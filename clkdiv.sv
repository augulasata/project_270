==> flow/design.v <==
module clkdiv #(
    parameter BITLEN = 8
) (
    input logic clk, rst, 
    input logic [BITLEN-1:0] lim,
    output logic hzX
);
  logic [BITLEN-1:0] Q;  
always_ff @ (posedge clk, posedge rst) begin  
 if (rst) begin
  Q <= 0;
  hzX <= 0;
  end
 else begin
  Q <= Q  + 1;
  if(Q == lim) begin
    Q <= 0;
    hzX <= ~hzX;
    end 
 end 
 end
endmodule
# From RTL to reports: clkdiv
# Tool output for the design above, in the order of the flow.
# Lines are those of the file above, counted from 1.
# Operators carry their Yosys type and port widths (W data, S select, Z words).
# Library cell names are shortened.
# The mark - stands for no value.
# inputs
design,clkdiv
clk_port,clk
lib,sky130hd
pvt_corner,tt_025C_1v80

# Word level
# Source: Yosys, flattened and elaborated, memories not mapped. Widths are those after wreduce; folded enables and synchronous resets count as part of the registers. Registers that Yosys merges into a memory's read port (data or address) are not register bits. Print and check cells do not count. Equal cells are merged and count once.
# bits
register_bits,9
out_inout_bits,1
wordCells,6
# op_classes
addsub,1
equal,1
mux,1
bitwise,1
# op_table
cell,n
$add A8 B1 Y8 const B,1
$eq A8 B8 Y1,1
$mux W8,1
$not A1 Y1,1

# Depth
# Yosys ltp: most cells in a row. Word level: on the elaborated netlist, between registers, memories and ports. Mapped: between sequential cells and ports; inverters and the memories' decode and read muxes count.
# depth
ltp_word,2
abc_area,0
depth_mapped,4

# Netlist
# Yosys stat after the flow's synthesis: flattened, memories mapped to cells. It holds for the ABC_AREA given above (unset counts as 0); a run with the other value may have another netlist.
# mapped
cells,45
mapped_area_um2,476.7
ffs,9
# types
type,n,area_total_um2
dfrtp_1,9,225.216
xnor2_1,11,96.342
xor2_1,4,35.034
nor2_1,8,30.029
ha_1,1,12.512
nand4_1,2,12.512
nor2_4,1,11.261
nand3_1,2,10.01
nand3_2,1,10.01
nor3_2,1,10.01
nand2_1,2,7.507
and3_1,1,6.256
nor2b_1,1,6.256
inv_1,1,3.754

# Path before layout
# Path of least setup slack by OpenSTA after synthesis, without wires, with an ideal clock, recovery checks aside; 20% of the period is set as input and as output delay. Where synthesis merged equal registers, the netlist keeps one of their names.
# synth_path
path_type,reg-to-reg
start,register Q[2]
end,register hzX
clock_period_ns,1.15
setup_ns,0.079
t_first_pin_ns,0.000
arrival_ns,1.028
setup_slack_ns,0.043
delay_ns,1.107
stages,5
synth_period_reached_ns,1.107
# "delay_ns" = arrival - input delay + setup time.
# "stages" counts driving pins, that of a launching flip-flop among them; a cell with two outputs on the path counts twice.
# "synth_period_reached_ns" is the clock period less the worst setup slack; recovery checks do not enter. This is arithmetic on one report: input and output delays are still those of the set period (20% each).
# The rows between start and end are the longest chain of elaborated cells between them; the timing report does not say that the signal goes this way. Where chains are equally long, one stands for them.
# Each line given opens the expression or statement behind the cell; cells for indexed reads and writes are added by Yosys, which also makes memories of some case tables.
# At most two assigning lines are given for a register; there are more.
# synth_via
cell_sequence,dfrtp_1 xnor2_1 nand4_1 nor2_4 xor2_1
elab_chain_len,1
# synth_lines
element,line_no,rtl
"start, declared",8,logic [BITLEN-1:0] Q;
"start, assigned",11,Q <= 0;
"start, assigned",15,Q <= Q  + 1;
$eq A8 B8 Y1,16,if(Q == lim) begin
"end, assigned",12,hzX <= 0;
"end, assigned",18,hzX <= ~hzX;
"end, declared",6,output logic hzX

# Timing after layout
# Path of least setup slack in the final report of flow run 1 (OpenROAD, finished layout, wires in). Where an end is a register, its clock arrival counts in the times.
# layout_path
path_type,input-to-reg
start,input port lim[6]
end,register hzX
clock_period_ns,1.21
setup_ns,0.07
t_first_pin_ns,0.24
arrival_ns,1.43
setup_slack_ns,-0.06
stages,5
# The rows between start and end are the longest chain of elaborated cells between them; the timing report does not say that the signal goes this way. Where chains are equally long, one stands for them.
# layout_via
cell_sequence,clkdlybuf4s50_1 xnor2_1 nand4_1 nor2_4 xor2_1
elab_chain_len,1
# layout_lines
element,line_no,rtl
"start, declared",5,"input logic [BITLEN-1:0] lim,"
$eq A8 B8 Y1,16,if(Q == lim) begin
"end, assigned",12,hzX <= 0;
"end, assigned",18,hzX <= ~hzX;
"end, declared",6,output logic hzX

# Measured results for clkdiv: 2 stored runs of the Yosys and OpenROAD flow on sky130hd. The settings differ; the order carries no meaning. The constraints put input and output delay at 20% of the set period each and load the outputs with 0.01 pF.
# "clock_period_reached_ns" is the run's clock period less its worst setup slack. It is reckoned from that one timing run; input and output delays stay at 20% of the period that was set.
# "worst_setup_path_time_ns" means the part of the period allowed to the worst setup path (the constraints hold back 20% at inputs and 20% at outputs) less its slack; where the path has registers, the arrival times of their clocks count too.
# "total_power_mw" rests on the timing tool's default activity at the inputs, not on a simulated workload.
# Settings: . = not set for that run.
# Among the results, . means that no value is shown for the run.
item,flow run 1,flow run 2
period_ns,1.21,0.809
CORE_UTILIZATION,47,69
CAP_MARGIN,20,20
CORE_MARGIN,2,2
SLEW_MARGIN,20,5
SETUP_SLACK_MARGIN,.,0.14
PLACE_DENSITY,.,0.77
TNS_END_PERCENT,.,10
CTS_CLUSTER_SIZE,.,73
yosys.chip_area_um2,476.7,.
design.die.area_um2,1284.9,.
stdcell_area_um2,695.7,.
finalUtil_frac,0.743,.
worst_setup_slack_ns,-0.056,.
timing.setup.tns_ns,-0.165,.
total_power_mw,1.406,.
clock_period_reached_ns,1.266,.
worst_setup_path_time_ns,1.02,.
critical_path_type,input-to-reg,.
# Flow run 2: unfinished; error PDN-0185 in floorplanning

==> flow/design.v <==
module sequence_editor(input logic clk, input logic rst, input logic [1:0]mode, input logic [2:0]set_time_idx, input logic [3:0]tgl_play_smpl, 
output logic [3:0]seq_smpl_1, output logic [3:0]seq_smpl_2, output logic [3:0]seq_smpl_3, output logic [3:0]seq_smpl_4, output logic [3:0]seq_smpl_5,
output logic [3:0]seq_smpl_6, output logic [3:0]seq_smpl_7, output logic [3:0]seq_smpl_8);
always_ff @ (posedge clk)
begin
    if (rst) begin
        seq_smpl_1 <= 0;
        seq_smpl_2 <= 0;
        seq_smpl_3 <= 0;
        seq_smpl_4 <= 0;
        seq_smpl_5 <= 0;
        seq_smpl_6 <= 0;
        seq_smpl_7 <= 0;
        seq_smpl_8 <= 0;
    end
    else if(mode == '0) begin
        seq_smpl_1 <= (set_time_idx == 0) ? seq_smpl_1 ^ tgl_play_smpl : seq_smpl_1;
        seq_smpl_2 <= (set_time_idx == 1) ? seq_smpl_2 ^ tgl_play_smpl : seq_smpl_2;
        seq_smpl_3 <= (set_time_idx == 2) ? seq_smpl_3 ^ tgl_play_smpl : seq_smpl_3;
        seq_smpl_4 <= (set_time_idx == 3) ? seq_smpl_4 ^ tgl_play_smpl : seq_smpl_4;
        seq_smpl_5 <= (set_time_idx == 4) ? seq_smpl_5 ^ tgl_play_smpl : seq_smpl_5;
        seq_smpl_6 <= (set_time_idx == 5) ? seq_smpl_6 ^ tgl_play_smpl : seq_smpl_6;
        seq_smpl_7 <= (set_time_idx == 6) ? seq_smpl_7 ^ tgl_play_smpl : seq_smpl_7;
        seq_smpl_8 <= (set_time_idx == 7) ? seq_smpl_8 ^ tgl_play_smpl : seq_smpl_8;
    end
end 
endmodule
# Step by step through the tools: sequence_editor
# What the tools print for sequence_editor, step after step.
# Lines are those of the file above, counted from 1.
# Library cell names are shortened.
# A cell with - has no value.
[inputs]
top_module = "sequence_editor"
clk_port = "clk"
library = "sky130hd"
corner = "tt_025C_1v80"

# Elaborated design
# Yosys after proc, flatten, opt, wreduce and memory -nomap, before mapping. Enables and synchronous resets that opt folds into registers are not counted as muxes. Memory bits, and registers merged into a memory's read port (data or address), are not among the register bits. Print and check cells are not counted. Equal cells are merged and count once.
[word_totals]
register_bits = 32
output_inout_bits = 32
[op_classes]
n_logic = 8
n_eq = 7
n_reduce_logical = 10
[ops]
columns = ["op", "count"]
rows = [
  ["XOR 4 bit", 8],
  ["AND reduction 2 bit", 8],
  ["equality test 3 bit with constant B", 4],
  ["equality test 3 x 2 -> 1 bit with constant B", 2],
  ["equality test 3 x 1 -> 1 bit with constant B", 1],
  ["logical NOT 3 bit", 1],
  ["logical NOT 2 bit", 1],
]

# Longest topological paths
# Depth = most cells in a row (Yosys ltp): at word level without a register or memory, in the mapped netlist without a sequential cell, where the memories' decode and read muxes count.
[depth]
word_depth = 2
ABC_AREA = 1
depth_mapped = 7

# Mapped cells and area
# The flow's flattened synthesis, as Yosys stat reports it; memories are mapped. The netlist is that of the ABC_AREA named above (0 if unset); the other value can give another one.
# Totals and module areas in this step are rounded.
[synth_totals]
n_buf = 5
mapped_area_um2 = 1600
ff_cells = 32
mapped_cells = 249
sequential_area_um2 = 640
[by_type]
columns = ["type", "count", "area_total_um2"]
rows = [
  ["dfxtp_1", 32, 640.614],
  ["nand2_1", 87, 326.563],
  ["nor2_1", 50, 187.68],
  ["nand3_1", 23, 115.11],
  ["a21oi_1", 22, 110.106],
  ["inv_1", 22, 82.579],
  ["buf_6", 3, 33.782],
  ["nand3_2", 2, 20.019],
  ["nor2_2", 2, 12.512],
  ["nand2_4", 1, 11.261],
  ["nor2_4", 1, 11.261],
  ["buf_4", 1, 7.507],
  ["buf_2", 1, 5.005],
  ["clkinv_2", 1, 5.005],
  ["inv_2", 1, 3.754],
]

# Path before layout
# Path of least setup slack by OpenSTA after synthesis, without wires, with an ideal clock, recovery checks aside; 20% of the period is set as input and as output delay. Where synthesis merged equal registers, the netlist keeps one of their names.
[synth_timing]
path_type = "in2reg"
from = "in mode[1]"
to = "reg seq_smpl_6[3]"
in_delay_ns = 0.484
path_stages = 6
tclk_ns = 2.42
required_time_ns = 2.307
delay_ns = 0.701
slack_ns = 1.236
arrival_ns = 1.072
setup_time_ns = 0.113
t_first_pin_ns = 0.484
synth_period_reached_ns = 1.184
# "delay_ns" = arrival - input delay + setup time.
# "path_stages": output pins that drive a net of the path, with the launching flip-flop's if there is one; two outputs of one cell count as two.
# "synth_period_reached_ns" is the clock period less the worst setup slack; recovery checks do not enter. This is arithmetic on one report: input and output delays are still those of the set period (20% each).
# The rows between start and end are the longest chain of elaborated cells between them; the timing report does not say that the signal goes this way. Where chains are equally long, one stands for them.
# Each line given opens the expression or statement behind the cell; cells for indexed reads and writes are added by Yosys, which also makes memories of some case tables.
[synth_via]
path_cell_list = "nor2_4 nand2_1 nor2_1 nand2_1 nand2_1 nor2_1"
elab_chain_cells = 2
[synth_rtl]
columns = ["element", "line_no", "text"]
rows = [
  ["start: declaration", 1, "module sequence_editor(input logic clk, input logic rst, input logic [1:0]mode, input logic [2:0]set_time_idx, ..."],
  ["logical NOT 2 bit", 16, "else if(mode == '0) begin"],
  ["AND reduction 2 bit", "-", ""],
  ["end: assignment", 12, "seq_smpl_6 <= 0;"],
  ["end: assignment", 22, "seq_smpl_6 <= (set_time_idx == 5) ? seq_smpl_6 ^ tgl_play_smpl : seq_smpl_6;"],
  ["end: declaration", 3, "output logic [3:0]seq_smpl_6, output logic [3:0]seq_smpl_7, output logic [3:0]seq_smpl_8);"],
]

# Path in the finished layout
# Path of least setup slack in the final report of entry B (OpenROAD, finished layout, wires in). Where an end is a register, its clock arrival counts in the times.
[layout_timing]
path_type = "reg2out"
from = "reg seq_smpl_8[0]"
to = "out seq_smpl_8[0]"
required_time_ns = 1.17
slack_ns = 0.24
arrival_ns = 0.93
tclk_ns = 1.46
t_first_pin_ns = 0.30
path_stages = 2
[layout_via]
path_cell_list = "dfxtp_1 clkdlybuf4s15_1"
elab_chain_cells = 0
[layout_rtl]
columns = ["element", "line_no", "text"]
rows = [
  ["start: declaration", 3, "output logic [3:0]seq_smpl_6, output logic [3:0]seq_smpl_7, output logic [3:0]seq_smpl_8);"],
  ["start: assignment", 14, "seq_smpl_8 <= 0;"],
  ["start: assignment", 24, "seq_smpl_8 <= (set_time_idx == 7) ? seq_smpl_8 ^ tgl_play_smpl : seq_smpl_8;"],
  ["end: declaration", 3, ""],
]

# Flow measurements of sequence_editor on sky130hd: 2 stored runs with different settings, listed in no order. Input and output delays are each 20% of the period that was set; the output load is 0.01 pF.
# By "power_mw" is meant OpenSTA's value without simulated activity: inputs other than the clock are taken to toggle once in ten clock periods, and the tool carries that through the logic.
# Measured values are rounded.

[[run]]
name = "entry A"
[run.settings]
period_ns = 0.972
CORE_UTILIZATION = 57
PLACE_DENSITY = 0.66
CORE_MARGIN = 6
CELL_PAD_IN_SITES_GLOBAL_PLACEMENT = 1
TNS_END_PERCENT = 5
GPL_ROUTABILITY_DRIVEN = 0
CTS_CLUSTER_DIAMETER = 134
CAP_MARGIN = 40
MIN_ROUTING_LAYER = "met2"
SLEW_MARGIN = 20
[run.results]
outcome = "unfinished; error GPL-0301 in placement"

[[run]]
name = "entry B"
[run.settings]
period_ns = 1.46
CORE_UTILIZATION = 19
SETUP_SLACK_MARGIN = 0.2
PLACE_DENSITY = 0.53
CORE_MARGIN = 9
CELL_PAD_IN_SITES_DETAIL_PLACEMENT = 2
ABC_AREA = 1
GPL_TIMING_DRIVEN = 0
CTS_CLUSTER_SIZE = 100
CAP_MARGIN = 20
MIN_ROUTING_LAYER = "met1"
SLEW_MARGIN = 20
[run.results]
stdcell_area_um2 = 2200
die_um2 = 12000
fin_ws_ns = 0.24
power_mw = 2.0
setup_tns_ns = 0.000
final_util_pct = 28
synthArea_um2 = 1600

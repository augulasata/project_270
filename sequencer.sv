==> flow/design.v <==
module sequencer(input logic clk, input logic rst, input logic srst, input logic go_right, input logic go_left, output logic [7:0]seq_out);
logic [7:0]next;
always_comb
begin
    if (srst)
        next = 8'h80;
    else if(go_left)
        next = (seq_out << 1) | (seq_out >> 7);
    else if(go_right)
        next = (seq_out << 7) | (seq_out >> 1);
    else
        next = seq_out;
end
always_ff @ (posedge clk, posedge rst)
begin  
    if(rst)
        seq_out <= 8'h80;
    else
        seq_out <= next;
end
endmodule
# From RTL to reports: sequencer

Tool output for the design above, in the order of the flow.
Lines are those of the file above, counted from 1.
Operators: Yosys type, input widths -> output width; for muxes data width and select width s.
Not given: n/a

Top: sequencer
Clock: clk
Library: sky130hd
Library corner: tt_025C_1v80

# After elaboration

Source: Yosys, flattened and elaborated, memories not mapped. Widths are those after wreduce. Registers that Yosys merges into a memory's read port (data or address) are not register bits. Print and check cells do not count. Equal cells are merged and count once.

Bitwise logic cells: 2
Reductions and logical operators: 1
Mux-type cells: 3

Operators with widths:

| cell              | count |
| $mux 8            | 3 |
| $or 8x1->8        | 1 |
| $or 8x7->8        | 1 |
| $reduce_bool 3->1 | 1 |

Bits of input ports: 5
Output and inout port bits: 8
Word-level cells: 7
Register bits after elaboration: 8

# Longest topological paths

Yosys ltp: most cells in a row. Word level: on the elaborated netlist, between registers, memories and ports. Mapped: between sequential cells and ports; inverters and the memories' decode and read muxes count.

Depth in word-level cells: 4
ABC_AREA: 0
Mapped depth: 3
Mapped depth without buffers: 2

# Netlist

Source: synth_stat.txt of the flow (Yosys; design flattened, memories mapped). It holds for the ABC_AREA given above (unset counts as 0); a run with the other value may have another netlist.
Totals and module areas in this step are rounded.

Buffer cells: 2
Cell area after synthesis: 416.6 um2
Standard cells after synthesis: 37
Area of sequential cells: 201.4 um2
Mapped flip-flops: 8

Cells by type:

| cell type                 | count | total area (um2) |
| sky130_fd_sc_hd__dfrtp_1  | 7     | 175.168 |
| sky130_fd_sc_hd__mux2i_1  | 8     | 80.077 |
| sky130_fd_sc_hd__a211oi_1 | 7     | 52.55 |
| sky130_fd_sc_hd__nor2b_1  | 7     | 43.792 |
| sky130_fd_sc_hd__dfstp_2  | 1     | 26.275 |
| sky130_fd_sc_hd__buf_6    | 1     | 11.261 |
| sky130_fd_sc_hd__inv_1    | 2     | 7.507 |
| sky130_fd_sc_hd__nor3b_1  | 1     | 7.507 |
| sky130_fd_sc_hd__a21oi_1  | 1     | 5.005 |
| sky130_fd_sc_hd__clkbuf_1 | 1     | 3.754 |
| sky130_fd_sc_hd__nor2_1   | 1     | 3.754 |

# Worst setup path after synthesis

Path of least setup slack by OpenSTA after synthesis, without wires, with an ideal clock, recovery checks aside; 20% of the period is set as input and as output delay. Where synthesis merged equal registers, the netlist keeps one of their names.

Path type: flip-flop to flip-flop
From: register seq_out[7]
To: register seq_out[6]
Launch time at the first pin: 0.000 ns
Stages on the path: 3
Required time: 0.777 ns
Delay of the path: 0.924 ns
Setup time: 0.094 ns
Arrival time: 0.830 ns
Path slack: -0.053 ns
Clock period: 0.871 ns
Path buffers: 0
Synthesis period reached: 0.924 ns

"delay of the path" is the arrival time less input delay plus setup time.
"stages on the path": output pins that drive a net of the path, with the launching flip-flop's if there is one; two outputs of one cell count as two.
"synthesis period reached" is the clock period less the worst setup slack; recovery checks do not enter. This is arithmetic on one report: input and output delays are still those of the set period (20% each).
Between the ends stands the longest chain of elaborated cells between them, by number of cells; it is not shown to be the way that was timed. Of several equally long chains one is given.
Each line given opens the expression or statement behind the cell; cells for indexed reads and writes are added by Yosys, which also makes memories of some case tables.

Cell sequence: sky130_fd_sc_hd__dfstp_2 > sky130_fd_sc_hd__mux2i_1 > sky130_fd_sc_hd__a211oi_1
Length of the longest elaborated chain: 4
Elaborated cells between the ends (all ways): 4
Source lines of those cells: 4
Classes of those cells: mux: 3; logic: 1

Ends and longest elaborated chain, after synthesis:

| item          | line | RTL |
| from (decl)   | 1    | `module sequencer(input logic clk, input logic rst, input logic srst, input logic go_right, input logic go_left ...` |
| from (assign) | 17   | `seq_out <= 8'h80;` |
| from (assign) | 19   | `seq_out <= next;` |
| $or 8x7->8    | 10   | `next = (seq_out << 7) \| (seq_out >> 1);` |
| $mux 8        | 9    | `else if(go_right)` |
| $mux 8        | 7    | `else if(go_left)` |
| $mux 8        | 5    | `if (srst)` |
| to (assign)   | 17   |  |
| to (assign)   | 19   |  |
| to (decl)     | 1    |  |

# Timing after layout

From the final timing report of flow run 1: the path of least setup slack in the routed layout; clock arrival at registers is part of the times.

Path type: flip-flop to output port
From: register seq_out[4]
To: output port seq_out[4]
Clock period: 1.31 ns
Stages on the path: 2
External output delay: 0.26 ns
Path buffers: 1
Launch time at the first pin: 0.26 ns
Arrival time: 0.97 ns
Path slack: 0.08 ns
Required time: 1.05 ns

Cell sequence: sky130_fd_sc_hd__dfrtp_1 > sky130_fd_sc_hd__dlygate4sd2_1
Length of the longest elaborated chain: 0
Elaborated cells between the ends (all ways): 0
Source lines of those cells: 0

Ends and longest elaborated chain, post-layout:

| item          | line | RTL |
| from (decl)   | 1    | `module sequencer(input logic clk, input logic rst, input logic srst, input logic go_right, input logic go_left ...` |
| from (assign) | 17   | `seq_out <= 8'h80;` |
| from (assign) | 19   | `seq_out <= next;` |
| to (decl)     | 1    |  |

## Implementation results

Module sequencer, platform sky130hd: 2 stored runs of the flow (Yosys, OpenROAD) with differing settings, in no particular order. Input and output delays are each 20% of the period that was set; the output load is 0.01 pF.
"achieved period": clock period set for the run, less the worst setup slack. It is reckoned from that one timing run; input and output delays stay at 20% of the period that was set.
"time on the worst setup path" = time allowed to the worst setup path (clock period - input delay - output delay, where it has them) - its slack; a late launch clock adds to it, a late capture clock takes from it.
Results are given in rounded form.

## Flow run 1

==> flow/run.sh <==
#!/bin/bash
# the make line also repeats the synthesis and layout settings of config.mk as NAME=value (left out here)
make -C /OpenROAD-flow-scripts/flow DESIGN_CONFIG=/design/flow/config.mk WORK_HOME=/design/flow/orfs CLKGATE_MAP_FILE= finish
==> flow/config.mk <==
export PLATFORM = sky130hd
export DESIGN_NAME = sequencer
export DESIGN_NICKNAME = sequencer
export VERILOG_FILES = /design/flow/design.v
export SDC_FILE = /design/flow/constraint.sdc
export NUM_CORES = 4
export LEC_CHECK = 0
export CAP_MARGIN = 5
export CELL_PAD_IN_SITES_GLOBAL_PLACEMENT = 0
export CORE_MARGIN = 2
export CORE_UTILIZATION = 16
export GPL_ROUTABILITY_DRIVEN = 0
export GPL_TIMING_DRIVEN = 0
export MAX_ROUTING_LAYER = met5
export PLACE_DENSITY_LB_ADDON = 0.27
export SLEW_MARGIN = 20
==> flow/constraint.sdc <==
create_clock -name core_clock -period 1.31 [get_ports {clk}]
set_input_delay 0.2620 -clock core_clock [delete_from_list [all_inputs] [get_ports {clk}]]
set_output_delay 0.2620 -clock core_clock [all_outputs]
set_load 0.01 [all_outputs]

| result of flow run 1 | value |
|---|---|
| achieved period | 1.231 ns |
| time on the worst setup path | 0.97 ns |
| worst setup path type | flip-flop to output port |
| setup slack of the worst path | 0.079 ns |
| total negative slack on setup checks | 0.000 ns |
| synthesized cell area | 416.6 um2 |
| die outline area | 3028 um2 |
| standard-cell area of the final layout | 576.8 um2 |

## Flow run 2

==> flow/run.sh <==
#!/bin/bash
# the make line also repeats the synthesis and layout settings of config.mk as NAME=value (left out here)
make -C /OpenROAD-flow-scripts/flow DESIGN_CONFIG=/design/flow/config.mk WORK_HOME=/design/flow/orfs CLKGATE_MAP_FILE= finish
==> flow/config.mk <==
export PLATFORM = sky130hd
export DESIGN_NAME = sequencer
export DESIGN_NICKNAME = sequencer
export VERILOG_FILES = /design/flow/design.v
export SDC_FILE = /design/flow/constraint.sdc
export NUM_CORES = 4
export LEC_CHECK = 0
export ABC_AREA = 0
export CAP_MARGIN = 20
export CELL_PAD_IN_SITES_DETAIL_PLACEMENT = 2
export CELL_PAD_IN_SITES_GLOBAL_PLACEMENT = 3
export CORE_MARGIN = 2
export CORE_UTILIZATION = 47
export CTS_CLUSTER_DIAMETER = 295
export CTS_CLUSTER_SIZE = 50
export MAX_ROUTING_LAYER = met5
export PLACE_DENSITY_LB_ADDON = 0.19
export SLEW_MARGIN = 20
export TNS_END_PERCENT = 20
==> flow/constraint.sdc <==
create_clock -name core_clock -period 1.17 [get_ports {clk}]
set_input_delay 0.2340 -clock core_clock [delete_from_list [all_inputs] [get_ports {clk}]]
set_output_delay 0.2340 -clock core_clock [all_outputs]
set_load 0.01 [all_outputs]

Flow run 2: not finished: floorplanning ended with error PDN-0185
